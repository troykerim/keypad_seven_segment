==> flow/design.v <==
module Decoder (
    input wire clk,
    input wire rst,
    input wire [3:0] row,
    output reg [3:0] col,
    output reg [3:0] DecodeOut
);
    reg [19:0] sclk;
    always @(posedge clk or posedge rst) begin
        if (rst) begin
            DecodeOut <= 4'b0000;
            sclk <= 20'b0;
        end else begin
            case (sclk)
                20'b00011000011010100000: begin  
                    col <= 4'b0111;
                    sclk <= sclk + 1;
                end
                20'b00011000011010101000: begin
                    case (row)
                        4'b0111: DecodeOut <= 4'h1;  
                        4'b1011: DecodeOut <= 4'h4;  
                        4'b1101: DecodeOut <= 4'h7;  
                        4'b1110: DecodeOut <= 4'h0;  
                    endcase
                    sclk <= sclk + 1;
                end
                20'b00110000110101000000: begin  
                    col <= 4'b1011;
                    sclk <= sclk + 1;
                end
                20'b00110000110101001000: begin
                    case (row)
                        4'b0111: DecodeOut <= 4'h2;
                        4'b1011: DecodeOut <= 4'h5;
                        4'b1101: DecodeOut <= 4'h8;
                        4'b1110: DecodeOut <= 4'hF;
                    endcase
                    sclk <= sclk + 1;
                end
                20'b01001001001111100000: begin  
                    col <= 4'b1101;
                    sclk <= sclk + 1;
                end
                20'b01001001001111101000: begin
                    case (row)
                        4'b0111: DecodeOut <= 4'h3;
                        4'b1011: DecodeOut <= 4'h6;
                        4'b1101: DecodeOut <= 4'h9;
                        4'b1110: DecodeOut <= 4'hE;
                    endcase
                    sclk <= sclk + 1;
                end
                20'b01100001101010000000: begin  
                    col <= 4'b1110;
                    sclk <= sclk + 1;
                end
                20'b01100001101010001000: begin
                    case (row)
                        4'b0111: DecodeOut <= 4'hA;
                        4'b1011: DecodeOut <= 4'hB;
                        4'b1101: DecodeOut <= 4'hC;
                        4'b1110: DecodeOut <= 4'hD;
                    endcase
                    sclk <= 20'b0;  
                end
                default: begin
                    sclk <= sclk + 1;
                end
            endcase
        end
    end
endmodule
`timescale 1ns / 1ps
module kypd_top(
    input  wire       clk,
    input  wire       rst,
    inout  wire [7:0] keypad,
    output wire [6:0] segment
);
    wire [3:0] row = keypad[7:4];
    wire [3:0] col;
    wire [3:0] decode_out;
    reg  [3:0] prev_key;
    reg  [3:0] current_key;
    Decoder decoder_inst (
        .clk(clk),
        .rst(rst),
        .row(row),
        .col(col),
        .DecodeOut(decode_out)
    );
    assign keypad[3:0] = col;
    always @(posedge clk) begin
        if (rst) begin
            prev_key    <= 4'd0;
            current_key <= 4'd0;
        end else begin
            if (decode_out != prev_key) begin
                current_key <= decode_out;
            end
            prev_key <= decode_out;
        end
    end
    ssd_driver ssd_inst (
        .dig(current_key),
        .segment(segment)
    );
endmodule
`timescale 1ns / 1ps
module ssd_driver(
input wire[3:0] dig,
output wire [6:0] segment
    );
reg[6:0] segment_reg;
always @(*)
begin
case (dig[3:0])
      4'b0000: segment_reg = 7'b1111110;
      4'b0001: segment_reg = 7'b0110000;
      4'b0010: segment_reg = 7'b1101101;
      4'b0011: segment_reg = 7'b1111001;
      4'b0100: segment_reg = 7'b0110011;
      4'b0101: segment_reg = 7'b1011011;
      4'b0110: segment_reg = 7'b1011111;
      4'b0111: segment_reg = 7'b1110000;
      4'b1000: segment_reg = 7'b1111111;
      4'b1001: segment_reg = 7'b1110011;
      4'b1010: segment_reg = 7'b1110111;
      4'b1011: segment_reg = 7'b0011111;
      4'b1100: segment_reg = 7'b1001110;
      4'b1101: segment_reg = 7'b0111101;
      4'b1110: segment_reg = 7'b1001111;
      4'b1111: segment_reg = 7'b1000111;
      default : segment_reg = 7'b0000101;
    endcase 
end
assign segment = segment_reg;
endmodule
## Reports on kypd_top

What the tools print for kypd_top, step after step.
Lines are those of the file above, counted from 1.
Cell names lack the library's common part.
Not given: -

- Top: kypd_top
- Clock: clk
- Library: sky130hd
- Timing corner: tt_025C_1v80

## After elaboration

Counts by Yosys on the flattened word-level netlist (proc, flatten, opt, wreduce; memories kept). Print and check cells are left out. Cells with the same type and inputs are merged into one.
Yosys's memory passes give these memory sizes; they may raise the number of words (mostly to a power of two), join words into wider ones and drop unused or constant bits.

- Bits in read-only memories: 112
- Word width x clocked read ports: 7
- Flip-flop bits (word level): 36
- Elaborated cells: 38
- Output and inout port bits: 15
- Memories kept: 1

Memories:

| memory | depth | bits a word | read ports | write ports | line | source |
|---|---|---|---|---|---|---|
| (name not given) | 16 | 7 | 1 | 0 | 118 | `case (dig[3:0])` |

- Bitwise gates (word level): 1
- Reductions and logical operators: 4
- Equal/unequal tests: 17
- Add/subtract/negate cells: 1
- Mux-type cells: 9

Operators by type and width:

| kind | count |
|---|---|
| 4-bit case mux with 4-bit select | 6 |
| 20-bit by 19-bit equality test with 1-bit output (second input constant) | 4 |
| 20-bit by 17-bit equality test with 1-bit output (second input constant) | 2 |
| 20-bit by 18-bit equality test with 1-bit output (second input constant) | 2 |
| 20-bit by 1-bit adder with 20-bit output (second input constant) | 1 |
| 5-bit != test (second input constant) | 4 |
| 20-bit two-way mux | 1 |
| 4-bit equality test (second input constant) | 3 |
| 4-bit nonzero test | 2 |
| 4-bit two-way mux | 2 |
| 5-bit AND reduction | 1 |
| 4-bit by 3-bit equality test with 1-bit output (second input constant) | 1 |
| 4-bit != test | 1 |
| 2-bit AND reduction | 1 |
| 1-bit NOT | 1 |

## Logic depth

Depth = most cells in a row (Yosys ltp): at word level without a register or memory, in the mapped netlist without a sequential cell, where the memories' decode and read muxes count.

- Depth after elaboration: 3
- ABC_AREA: 0
- Depth in mapped cells: 9
- Depth with buffers taken out: 9

## After synthesis

The flow's flattened synthesis, as Yosys stat reports it; memories are mapped. The netlist is that of the ABC_AREA named above (0 if unset); the other value can give another one.

Cell types:

| type | count |
|---|---|
| dfrtp_1 | 24 |
| dfxtp_1 | 15 |
| edfxtp_1 | 4 |
| nor2_1 | 31 |
| xor2_1 | 13 |
| ha_1 | 9 |
| xnor2_1 | 12 |
| nand3_1 | 16 |
| mux2i_1 | 6 |
| nand2_1 | 13 |
| nor2b_1 | 7 |
| nand4_1 | 6 |
| nor3_1 | 7 |
| and3_1 | 5 |
| inv_1 | 8 |
| a2111oi_4 | 1 |
| a21oi_1 | 5 |
| nand4_4 | 1 |

Not listed: further types 34, cells in them 52.

- Flip-flop cells: 43
- Cell count: 235
- Buffers: 7
- Chip area (Yosys): 2307.2 um2
- Sequential part of the area: 1021.0 um2

The figures by module come from a second, unflattened synthesis with its own total; it is not the netlist above.

- Cells (unflattened synthesis): 221
- Area total of the unflattened synthesis: 2257.2 um2

Each row is one instance without its submodules.

By module:

| module | cells | times used | area (um2) | sequential area (um2) |
|---|---|---|---|---|
| Decoder | 157 | 1 | 1669.1 | 720.7 |
| kypd_top | 25 | 1 | 311.5 | 160.2 |
| ssd_driver | 39 | 1 | 276.5 | 0.0 |

## Path before layout

Path of least setup slack by OpenSTA after synthesis, without wires, with an ideal clock, recovery checks aside; 20% of the period is set as input and as output delay. Where synthesis merged equal registers, the netlist keeps one of their names.

- Kind: register to register
- Start point: register decoder_inst.sclk[5]
- End point: register (name not given)
- Setup slack: 0.231 ns
- Library setup time: 0.361 ns
- Period: 2.63 ns
- Driving pins on the path: 7
- Arrival: 2.037 ns
- Path delay: 2.398 ns
- Data required time: 2.269 ns
- Launch time at the first pin: 0.000 ns
- Synthesis period reached: 2.399 ns

"path delay" = arrival - input delay + setup time.
"driving pins on the path" counts driving pins, that of a launching flip-flop among them; a cell with two outputs on the path counts twice.
"synthesis period reached" is the clock period less the worst setup slack; recovery checks do not enter. This is arithmetic on one report: input and output delays are still those of the set period (20% each).
The rows between start and end are the longest chain of elaborated cells between them; the timing report does not say that the signal goes this way. Where chains are equally long, one stands for them.
Each line given opens the expression or statement behind the cell; cells for indexed reads and writes are added by Yosys, which also makes memories of some case tables.
At most two assigning lines are given for a register; there are more.
The path ends at the enable pin of a flip-flop; only ways to that pin are counted.

- Path through: dfrtp_1 > buf_2 > nand4_4 > or4b_4 > a2111oi_4 > nor3_1 > nor3_1
- Length of the longest elaborated chain: 3
- Elaborated cells between the ends (all ways): 6
- Source lines of those cells: 1

RTL lines, path after synthesis:

| item | line | source |
|---|---|---|
| start, declared | 8 | `reg [19:0] sclk;` |
| start, assigned | 17 | `sclk <= sclk + 1;` |
| start, assigned | 26 | `sclk <= sclk + 1;` |
| 20-bit by 17-bit equality test with 1-bit output | 14 | `case (sclk)` |
| 4-bit nonzero test | - |  |
| 2-bit AND reduction | - |  |

Subject: flow runs of kypd_top

Hi,

module kypd_top, platform sky130hd, 2 stored runs of the flow under differing settings, order arbitrary. Input and output delays are each 20% of the period that was set; the output load is 0.01 pF.
Settings: n/a = not set for that run.

| item | flow run 1 | flow run 2 |
|---|---|---|
| period_ns | 1.77 | 2.23 |
| CORE_UTILIZATION | 49 | 53 |
| SETUP_SLACK_MARGIN | 0.35 | 0.11 |
| PLACE_DENSITY_LB_ADDON | 0.19 | 0.08 |
| CORE_MARGIN | 10 | 2 |
| CELL_PAD_IN_SITES_GLOBAL_PLACEMENT | 3 | n/a |
| GPL_ROUTABILITY_DRIVEN | 0 | 0 |
| SLEW_MARGIN | 10 | 20 |
| MAX_ROUTING_LAYER | met4 | n/a |
| CAP_MARGIN | 20 | 0 |
| CORE_ASPECT_RATIO | n/a | 1.15 |
| TNS_END_PERCENT | n/a | 45 |
| GPL_TIMING_DRIVEN | n/a | 1 |
| CTS_CLUSTER_SIZE | n/a | 94 |

Flow run 1: not finished: placement ended with error FLW-0024
Flow run 2: not finished: routing ended with error RSZ-0074

Regards
